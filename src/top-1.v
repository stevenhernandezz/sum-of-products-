==> flow/design.v <==
`timescale 1 ns / 1 ns
module SumOfProducts(clk, rst, DATA_IN, C0, C1, SUM_OUT);
    parameter WIDTH = 4;    
    input clk, rst;
    input[WIDTH-1:0] DATA_IN;
    input[WIDTH-1:0] C0,C1;
    output[WIDTH+1:0] SUM_OUT;    
    wire [WIDTH-1:0] R_OUT1, R_OUT2;
    wire [(2*WIDTH)-1:0] P_OUT1, P_OUT2;
    wire [WIDTH:0] A_OUT;
      register R1(.clk(clk), .rst(rst), .DATA_IN(DATA_IN), .DATA_OUT(R_OUT1));    
      register R2(.clk(clk), .rst(rst), .DATA_IN(DATA_IN), .DATA_OUT(R_OUT2));
      multiplier M1(.A(C0), .C(R_OUT1), .M_OUT(P_OUT1)); 
      multiplier M2(.A(C1), .C(R_OUT2), .M_OUT(P_OUT2));  
    adder A1(.in1(P_OUT1), .in2(P_OUT2), .SUM(A_OUT));    
    assign SUM_OUT = {P_OUT1[2*WIDTH-1], P_OUT2[2*WIDTH-1], A_OUT}; 
endmodule
`timescale 1 ns / 1 ns
module adder( in1, in2, SUM);
	parameter DATA_WIDTH = 8;
	input wire [DATA_WIDTH-1:0] in1;
	input wire [DATA_WIDTH-1:0] in2;
	output reg [DATA_WIDTH-1:0] SUM;
	always @(in1 or in2) begin
	SUM = in1+in2;
     end 
endmodule 
`timescale 1 ns / 1 ns
module multiplier(A,C, M_OUT);
	parameter DATA_WIDTH = 4;
	parameter C_WIDTH = 4;
  input [DATA_WIDTH- 1:0] A;
	input  [C_WIDTH-1:0] C;
	output reg [2*DATA_WIDTH-1:0] M_OUT;	
	always @*
	 M_OUT = A * C;
endmodule 
`timescale 1 ns / 1 ns
module register(clk, DATA_IN, DATA_OUT,rst);
	parameter DATA_WIDTH = 4;
	input clk;	
	input rst;
	input wire [DATA_WIDTH-1:0] DATA_IN;
	output reg [DATA_WIDTH-1:0] DATA_OUT;
	always@(posedge clk) begin
	 if (rst)begin
		DATA_OUT <= 0;
 	end 
		else begin
		DATA_OUT <= DATA_IN;
	end 
end
endmodule 
`timescale 1 ns / 1 ns
module top(clk, rst, C0, C1, C2, C3, DATA_IN, SUM_OUT);
	parameter WIDTH = 4;
   parameter OUT_WIDTH = 8;
	input clk,rst;	
	input [WIDTH-1:0] C0, C1, C2, C3;
	input [WIDTH-1:0] DATA_IN;
 output [OUT_WIDTH-1:0] SUM_OUT;
	wire [WIDTH*2:0] S1, S2;
	SumOfProducts #(WIDTH) SOP1(.clk(clk), .rst(rst), .DATA_IN(DATA_IN), .C0(C0), .C1(C1), .SUM_OUT(S0));
  SumOfProducts #(WIDTH) SOP2(.clk(clk), .rst(rst), .DATA_IN(DATA_IN), .C0(C2), .C1(C3), .SUM_OUT(S1));
	adder #(WIDTH) TOP_ADD(.in1(S0), .in2(S1), .SUM(SUM_OUT));
endmodule
== From RTL to reports: top ==
The steps from the RTL of top to its reports follow in flow order.
Line numbers count from 1 in the design file above.
Library cell names are shortened.
Not given: -

* Top module: top
* Clock port: clk
* Cell library: sky130hd
* Library corner: tt_025C_1v80

== Word level ==
Counts by Yosys on the flattened word-level netlist (proc, flatten, opt, wreduce; memories kept). Register bits leave out memories and registers merged into their read ports (data or address); mux counts leave out enables and synchronous resets folded into registers. Print and check cells are left out. Cells with the same type and inputs are merged into one.

* Flip-flop bits (word level): 4
* Output and inout bits: 8
* Cells after elaboration: 8

* $add $sub $neg: 3
* Multipliers: 4

{| class="wikitable"
|+ Operator list
! kind !! number
|-
| multiplier 4 x 4 -> 1 bit || 2
|-
| multiplier 4 x 4 -> 4 bit || 2
|-
| adder 1 x 4 -> 4 bit || 1
|-
| adder 4 bit || 1
|-
| adder 1 bit || 1
|}

== Depth ==
Yosys ltp: most cells in a row. Word level: on the elaborated netlist, between registers, memories and ports. Mapped: between sequential cells and ports; inverters and the memories' decode and read muxes count.

* Depth after elaboration: 3
* ABC_AREA: 1
* Depth in mapped cells: 19
* Gate-level depth less buffers: 18

== Synthesis result ==
The flow's flattened synthesis, as Yosys stat reports it; memories are mapped. The netlist is that of the ABC_AREA named above (0 if unset); the other value can give another one.

* Standard cells after synthesis: 148
* Synthesis area: 0.0008258 mm^2
* Flip-flop cells: 4

{| class="wikitable"
|+ Cell types
! cell !! number !! area in all (um^2)
|-
| nand2_1 || 61 || 228.97
|-
| inv_1 || 34 || 127.622
|-
| ha_1 || 10 || 125.12
|-
| dfxtp_1 || 4 || 80.077
|-
| fa_1 || 3 || 60.058
|-
| nand3_1 || 10 || 50.048
|-
| buf_4 || 6 || 45.043
|-
| nand2_2 || 4 || 25.024
|-
| nor2_1 || 5 || 18.768
|-
| inv_2 || 3 || 11.261
|-
| nand3_2 || 1 || 10.01
|-
| xnor2_1 || 1 || 8.758
|-
| xor2_1 || 1 || 8.758
|-
| nand4_1 || 1 || 6.256
|-
| nor2_2 || 1 || 6.256
|-
| a21oi_1 || 1 || 5.005
|-
| o21ai_0 || 1 || 5.005
|-
| conb_1 || 1 || 3.754
|}

== Worst setup path after synthesis ==
Source: OpenSTA report_checks on the synthesized netlist (no wires, ideal clock, input and output delay 20% of the period each), path of least setup slack; recovery checks are left aside. Register names are those of the netlist, which keeps one name where synthesis merged equal registers.

* Path kind: input -> output
* Start: input port C3[0]
* End: output port SUM_OUT[3]
* Period: 4.97 ns
* Input delay: 0.994 ns
* Time at the first pin: 0.994 ns
* Arrival: 3.517 ns
* Required time: 3.976 ns
* Path slack: 0.459 ns
* Path delay: 2.523 ns
* Stages: 17
* Period reached after synthesis: 4.511 ns

"path delay" = arrival - input delay + setup time.
At an output port there is no setup time.
"stages" counts driving pins, that of a launching flip-flop among them; a cell with two outputs on the path counts twice.
"period reached after synthesis" = period - worst setup slack (recovery checks aside). The figure is calculated, with input and output delays left at 20% of the set period.
The rows between start and end are the longest chain of elaborated cells between them; the timing report does not say that the signal goes this way. Where chains are equally long, one stands for them.
A line is the first line of the expression or statement that the cell stems from. Yosys adds cells for indexed reads and writes and turns some case tables into memories.

* Path through: nand2_1 -> inv_1 -> ha_1 -> ha_1 -> inv_1 -> fa_1 -> fa_1 -> inv_1 -> ha_1 -> inv_1 -> nand3_1 -> nand2_1 -> nand2_1 -> nand2_1 -> xor2_1 -> nand2_1 -> nand2_1
* Cells in the longest elaborated chain: 3
* Elaborated cells on any way between the ends: 3
* Source lines of those cells: 2
* Those cells by class: 2 x add/sub; 1 x mul

{| class="wikitable"
|+ RTL lines, path post-synthesis
! what !! RTL line !! source
|-
| from (decl) || 59 || <nowiki>input [WIDTH-1:0] C0, C1, C2, C3;</nowiki>
|-
| multiplier 4 x 4 -> 4 bit || 36 || <nowiki>M_OUT = A * C;</nowiki>
|-
| adder 4 bit || 25 || <nowiki>SUM = in1+in2;</nowiki>
|-
| adder 1 x 4 -> 4 bit || 25 ||
|-
| to (decl) || 61 || <nowiki>output [OUT_WIDTH-1:0] SUM_OUT;</nowiki>
|}

== Worst path after layout ==
Path of least setup slack in the final report of flow run 2 (OpenROAD, finished layout, wires in). Where an end is a register, its clock arrival counts in the times.

* Path kind: input -> output
* Start: input port C3[0]
* End: output port SUM_OUT[3]
* Period: 9.18 ns
* Input delay: 1.84 ns
* Time at the first pin: 1.84 ns
* Arrival: 5.63 ns
* Required time: 7.34 ns
* Path slack: 1.71 ns
* Stages: 19

The rows between start and end are the longest chain of elaborated cells between them; the timing report does not say that the signal goes this way. Where chains are equally long, one stands for them.

* Path through: clkdlybuf4s50_1 -> nand2_1 -> inv_1 -> ha_1 -> ha_1 -> inv_1 -> fa_1 -> fa_1 -> inv_1 -> ha_1 -> inv_1 -> nand3_1 -> nand2_1 -> nand2_1 -> nand2_1 -> xor2_1 -> nand2_1 -> nand2_1 -> clkdlybuf4s50_1
* Cells in the longest elaborated chain: 3
* Elaborated cells on any way between the ends: 3
* Source lines of those cells: 2
* Those cells by class: 2 x add/sub; 1 x mul

{| class="wikitable"
|+ RTL lines, path after layout
! what !! RTL line !! source
|-
| from (decl) || 59 || <nowiki>input [WIDTH-1:0] C0, C1, C2, C3;</nowiki>
|-
| multiplier 4 x 4 -> 4 bit || 36 || <nowiki>M_OUT = A * C;</nowiki>
|-
| adder 4 bit || 25 || <nowiki>SUM = in1+in2;</nowiki>
|-
| adder 1 x 4 -> 4 bit || 25 ||
|-
| to (decl) || 61 || <nowiki>output [OUT_WIDTH-1:0] SUM_OUT;</nowiki>
|}

Flow measurements of top on sky130hd: 2 stored runs with different settings, listed in no order. Input and output delays are each 20% of the period that was set; the output load is 0.01 pF.
By "clock period reached" is meant the clock period of the run minus its worst setup slack. This is arithmetic on one report: input and output delays are still those of the set period (20% each).
"total power of the final layout" is the tool's figure for a default switching activity; nothing was simulated.

=== Flow run 1 ===
{| class="wikitable"
! Setting !! Value
|-
| period_ns || 6.95
|-
| CORE_UTILIZATION || 65
|-
| PLACE_DENSITY_LB_ADDON || 0.18
|-
| CELL_PAD_IN_SITES_GLOBAL_PLACEMENT || 3
|-
| CELL_PAD_IN_SITES_DETAIL_PLACEMENT || 2
|-
| TNS_END_PERCENT || 50
|-
| CTS_CLUSTER_SIZE || 34
|-
| CTS_CLUSTER_DIAMETER || 136
|-
| MIN_ROUTING_LAYER || met1
|-
| CAP_MARGIN || 20
|-
| CORE_MARGIN || 2
|-
| SLEW_MARGIN || 20
|}
Stopped before the end: floorplanning reported PDN-0185.

=== Flow run 2 ===
{| class="wikitable"
! Setting !! Value
|-
| period_ns || 9.18
|-
| CORE_UTILIZATION || 65
|-
| SETUP_SLACK_MARGIN || -0.77
|-
| PLACE_DENSITY_LB_ADDON || 0.24
|-
| ABC_AREA || 1
|-
| GPL_ROUTABILITY_DRIVEN || 0
|-
| CAP_MARGIN || 20
|-
| CORE_MARGIN || 2
|-
| SLEW_MARGIN || 20
|-
! Result !! Value
|-
| Clock period reached || 7.470 ns
|-
| Total power of the final layout || 0.0900 mW
|-
| Final design utilization || 89.6 %
|-
| Lowest hold slack || 2.138 ns
|-
| Chip area after synthesis (Yosys) || 0.0008258 mm^2
|-
| Worst setup slack after layout || 1.710 ns
|-
| Total die area || 0.0015717 mm^2
|}
